==> flow/design.v <==
`timescale 1ns / 1ps
module rgb_buffer(
    input i_clk,
    input i_rst,
    input [23:0] rgb_input,
    input i_read,
    output [23:0] rgb_output0,
    output [23:0] rgb_output1,
    output [23:0] rgb_output2,
    output [23:0] rgb_output3,
    output [23:0] rgb_output4,
    output [23:0] rgb_output5,
    output [23:0] rgb_output6,
    output [23:0] rgb_output7,
    output o_valid
    );
    reg [23:0] buffer [7:0];
    reg [2:0] counter;
    reg out_sig;
    always@(posedge i_clk) begin
        if(i_rst) begin
            counter <= 0;
            buffer[0] <= 0;
            buffer[1] <= 0;
            buffer[2] <= 0;
            buffer[3] <= 0;
            buffer[4] <= 0;
            buffer[5] <= 0;
            buffer[6] <= 0;
            buffer[7] <= 0;
        end
        if(i_read) begin
            case(counter) 
                0 : begin
                    buffer[0] <= rgb_input;
                    counter <= counter +1;
                end
                1: begin
                    buffer[1] <= rgb_input;
                    counter <= counter +1;
                end
                2: begin
                    buffer[2] <= rgb_input;
                    counter <= counter +1;
                end
                3: begin
                    buffer[3] <= rgb_input;
                    counter <= counter +1;
                end
                4: begin
                    buffer[4] <= rgb_input;
                    counter <= counter +1;
                end
                5: begin
                    buffer[5] <= rgb_input;
                    counter <= counter +1;
                end
                6: begin
                    buffer[6] <= rgb_input;
                    counter <= counter +1;
                end
                7: begin
                    buffer[7] <= rgb_input;
                    counter <= counter +1;
                end
            endcase
        end
    end
    always@(posedge i_clk)begin
        if(i_rst)begin
            out_sig <= 0;
        end
        else begin
            if(counter == 7)begin
                out_sig <= 1;
            end
            else begin
                out_sig <= 0;
            end
        end
    end
    assign o_valid = out_sig;
    assign rgb_output0 = (out_sig) ? buffer[0] : 0;
    assign rgb_output1 = (out_sig) ? buffer[1] : 0;
    assign rgb_output2 = (out_sig) ? buffer[2] : 0;
    assign rgb_output3 = (out_sig) ? buffer[3] : 0;
    assign rgb_output4 = (out_sig) ? buffer[4] : 0;
    assign rgb_output5 = (out_sig) ? buffer[5] : 0;
    assign rgb_output6 = (out_sig) ? buffer[6] : 0;
    assign rgb_output7 = (out_sig) ? buffer[7] : 0;
endmodule
Step by step through the tools: rgb_buffer
Tool output for the design above, in the order of the flow.
Lines are those of the file above, counted from 1.
Operators: Yosys type, input widths -> output width; for muxes data width and select width s.
Cell names lack the library's common part.
Not given: -
- top module: rgb_buffer
- clock input: i_clk
- library: sky130hd
- library corner: tt_025C_1v80

After elaboration
Yosys after proc, flatten, opt, wreduce and memory -nomap, before mapping. Print and check cells are not counted. Equal cells are merged and count once.
- noted bits in registers: 196
- clocked read ports x word width at 0
- bits of input ports: 27
- noted bits in read-only memories: 0
- cells after elaboration at 57
- noted RAM bits: 0
- noted memories kept: 0
- noted latch bits: 0
- $mul: 0
- add/subtract/negate cells: 1
- div/mod/pow operators: 0
- eq/ne operators: 7
- noted reduce/logical cells: 3
- bitwise logic cells at 0
- shift operators at 0
- noted multiplexer cells: 36
- magnitude comparators at 0
- operators with widths (operator ; number):
    $mux 24 ; 32
    $eq 3x3->1 const B ; 4
    $mux 3 ; 3
    $reduce_or 8->1 ; 1
    $eq 3x2->1 const B ; 2
    $add 3x1->3 const B ; 1
    $eq 3x1->1 const B ; 1
    $logic_not 3->1 ; 1
    $reduce_bool 2->1 ; 1
    $mux 1 ; 1

Depth
Longest topological path by Yosys (ltp), each cell counted once; first at word level (registers and memories cut), then after technology mapping (sequential cells cut; the memories' decode and read muxes count).
- noted depth in word-level cells: 4
- noted ABC_AREA: 0
- mapped depth at 7
- noted gate-level depth less buffers: 4

Netlist
Source: synth_stat.txt of the flow (Yosys; design flattened, memories mapped). It holds for the ABC_AREA given above (unset counts as 0); a run with the other value may have another netlist.
The area totals of this step are shown rounded.
- flip-flop cells: 196
- mapped cells: 914
- cell area after synthesis: 9313 um^2
- cells by type (cell type ; number):
    dfxtp_1 ; 193
    and2_1 ; 195
    nor2b_1 ; 147
    mux2_4 ; 60
    mux2_2 ; 69
    nand2b_1 ; 48
    nand3_1 ; 48
    o21ai_0 ; 48
    clkbuf_1 ; 47
    mux2_1 ; 15
    buf_6 ; 12
    edfxtp_1 ; 3
    ha_1 ; 6
    nand3b_4 ; 3
    nand3_4 ; 3
    buf_2 ; 9
    buf_4 ; 4
    inv_1 ; 3
    or2_2 ; 1

Path before layout
Path of least setup slack by OpenSTA after synthesis, without wires, with an ideal clock, recovery checks aside; 20% of the period is set as input and as output delay. Where synthesis merged equal registers, the netlist keeps one of their names.
- kind: flip-flop to flip-flop
- from: reg counter[2]
- to: reg buffer[3][10]
- delay of the path at 1.603 ns
- noted data required time: 2.222 ns
- period at 2.35 ns
- data arrival time: 1.475 ns
- path buffers: 3
- time at the first pin: 0.000 ns
- noted driving pins on the path: 8
- noted path slack: 0.747 ns
- noted synthesis period reached: 1.603 ns
"delay of the path" is the arrival time less input delay plus setup time.
"driving pins on the path": output pins that drive a net of the path, with the launching flip-flop's if there is one; two outputs of one cell count as two.
"synthesis period reached" is the clock period less the worst setup slack; recovery checks do not enter. This is arithmetic on one report: input and output delays are still those of the set period (20% each).
Between the ends stands the longest chain of elaborated cells between them, by number of cells; it is not shown to be the way that was timed. Of several equally long chains one is given.
Each line given opens the expression or statement behind the cell; cells for indexed reads and writes are added by Yosys, which also makes memories of some case tables.
At most two assigning lines are given for a register; there are more.
- cells stage by stage: edfxtp_1 > buf_2 > inv_1 > ha_1 > clkbuf_1 > and2_1 > clkbuf_1 > o21ai_0
- length of the longest elaborated chain: 3
- noted elaborated cells on any way between the ends: 3
- noted source lines of those cells: 2
- RTL lines, path post-synthesis (element ; RTL line ; text):
    start, declared ; 18 ; reg [2:0] counter;
    start, assigned ; 36 ; counter <= counter +1;
    start, assigned ; 40 ; counter <= counter +1;
    $eq 3x2->1 ; 33 ; case(counter)
    $mux 24 ; 33 ;
    $mux 24 ; 32 ; if(i_read) begin
    end, assigned ; 26 ; buffer[3] <= 0;
    end, assigned ; 47 ; buffer[3] <= rgb_input;
    end, declared ; 17 ; reg [23:0] buffer [7:0];

Worst path after layout
Path of least setup slack in the final report of job 1 (OpenROAD, finished layout, wires in). Where an end is a register, its clock arrival counts in the times.
- kind: flip-flop to output port
- from: reg out_sig
- to: out rgb_output0[20]
- noted output delay: 0.39 ns
- noted path slack: 0.01 ns
- period at 1.93 ns
- noted driving pins on the path: 6
- path buffers: 4
- time at the first pin: 0.44 ns
- noted data required time: 1.54 ns
- data arrival time: 1.53 ns
Between the ends stands the longest chain of elaborated cells between them, by number of cells; it is not shown to be the way that was timed. Of several equally long chains one is given.
At most two assigning lines are given for a register; there are more.
- cells stage by stage: dfxtp_4 > buf_12 > buf_12 > buf_16 > and2_1 > buf_2
- length of the longest elaborated chain: 1
- noted elaborated cells on any way between the ends: 1
- noted source lines of those cells: 1
- RTL lines, path after layout (element ; RTL line ; text):
    start, declared ; 19 ; reg out_sig;
    start, assigned ; 71 ; out_sig <= 0;
    start, assigned ; 75 ; out_sig <= 1;
    $mux 24 ; 83 ; assign rgb_output0 = (out_sig) ? buffer[0] : 0;
    end, declared ; 7 ; output [23:0] rgb_output0,

Settings and measured results of 2 stored flow runs for module rgb_buffer (sky130hd), not sorted in any way. The constraints put input and output delay at 20% of the set period each and load the outputs with 0.01 pF.
By "achieved clock period" is meant the clock period of the run minus its worst setup slack. This is arithmetic on one report: input and output delays are still those of the set period (20% each).
"worst path time": the worst setup path's part of the clock period (all of it between registers, 20% less for each end at a port) less its slack. A launch clock that arrives late makes it longer, a capture clock that arrives late makes it shorter.
"total design power" rests on the timing tool's default activity at the inputs, not on a simulated workload.
Measured values are rounded.

Job 1

==> flow/run.sh <==
#!/bin/bash
# the make line also repeats the synthesis and layout settings of config.mk as NAME=value (left out here)
make -C /OpenROAD-flow-scripts/flow DESIGN_CONFIG=/design/flow/config.mk WORK_HOME=/design/flow/orfs CLKGATE_MAP_FILE= finish
==> flow/config.mk <==
export PLATFORM = sky130hd
export DESIGN_NAME = rgb_buffer
export DESIGN_NICKNAME = rgb_buffer
export VERILOG_FILES = /design/flow/design.v
export SDC_FILE = /design/flow/constraint.sdc
export NUM_CORES = 4
export LEC_CHECK = 0
export ABC_AREA = 0
export CAP_MARGIN = 40
export CORE_ASPECT_RATIO = 0.6
export CORE_MARGIN = 5
export CORE_UTILIZATION = 20
export CTS_CLUSTER_DIAMETER = 237
export CTS_CLUSTER_SIZE = 99
export GPL_TIMING_DRIVEN = 1
export PLACE_DENSITY = 0.9
export SLEW_MARGIN = 5
export TNS_END_PERCENT = 80
==> flow/constraint.sdc <==
create_clock -name core_clock -period 1.93 [get_ports {i_clk}]
set_input_delay 0.3860 -clock core_clock [delete_from_list [all_inputs] [get_ports {i_clk}]]
set_output_delay 0.3860 -clock core_clock [all_outputs]
set_load 0.01 [all_outputs]

Measured in job 1:
- noted the chip area after synthesis (Yosys): 9313 um^2
- noted the standard-cell area after layout: 13040 um^2
- noted the total design power: 9134 µW
- noted the achieved clock period: 1.918 ns
- worst path time: 1.53 ns
- class of the worst setup path: flip-flop to output port
- noted the setup slack of the worst path: 0.012 ns
- noted the lowest hold slack: 0.480 ns
- noted the utilization after routing: 28.2%
- total die area at 51120 um^2

Job 2

==> flow/run.sh <==
#!/bin/bash
# the make line also repeats the synthesis and layout settings of config.mk as NAME=value (left out here)
make -C /OpenROAD-flow-scripts/flow DESIGN_CONFIG=/design/flow/config.mk WORK_HOME=/design/flow/orfs CLKGATE_MAP_FILE= finish
==> flow/config.mk <==
export PLATFORM = sky130hd
export DESIGN_NAME = rgb_buffer
export DESIGN_NICKNAME = rgb_buffer
export VERILOG_FILES = /design/flow/design.v
export SDC_FILE = /design/flow/constraint.sdc
export NUM_CORES = 4
export LEC_CHECK = 0
export CAP_MARGIN = 10
export CELL_PAD_IN_SITES_GLOBAL_PLACEMENT = 0
export CORE_ASPECT_RATIO = 1.31
export CORE_MARGIN = 6
export CORE_UTILIZATION = 70
export CTS_CLUSTER_DIAMETER = 70
export PLACE_DENSITY_LB_ADDON = 0.16
export SETUP_SLACK_MARGIN = 0.17
export SLEW_MARGIN = 20
==> flow/constraint.sdc <==
create_clock -name core_clock -period 2.09 [get_ports {i_clk}]
set_input_delay 0.4180 -clock core_clock [delete_from_list [all_inputs] [get_ports {i_clk}]]
set_output_delay 0.4180 -clock core_clock [all_outputs]
set_load 0.01 [all_outputs]

Job 2: unfinished; error ODB-0269 in routing.
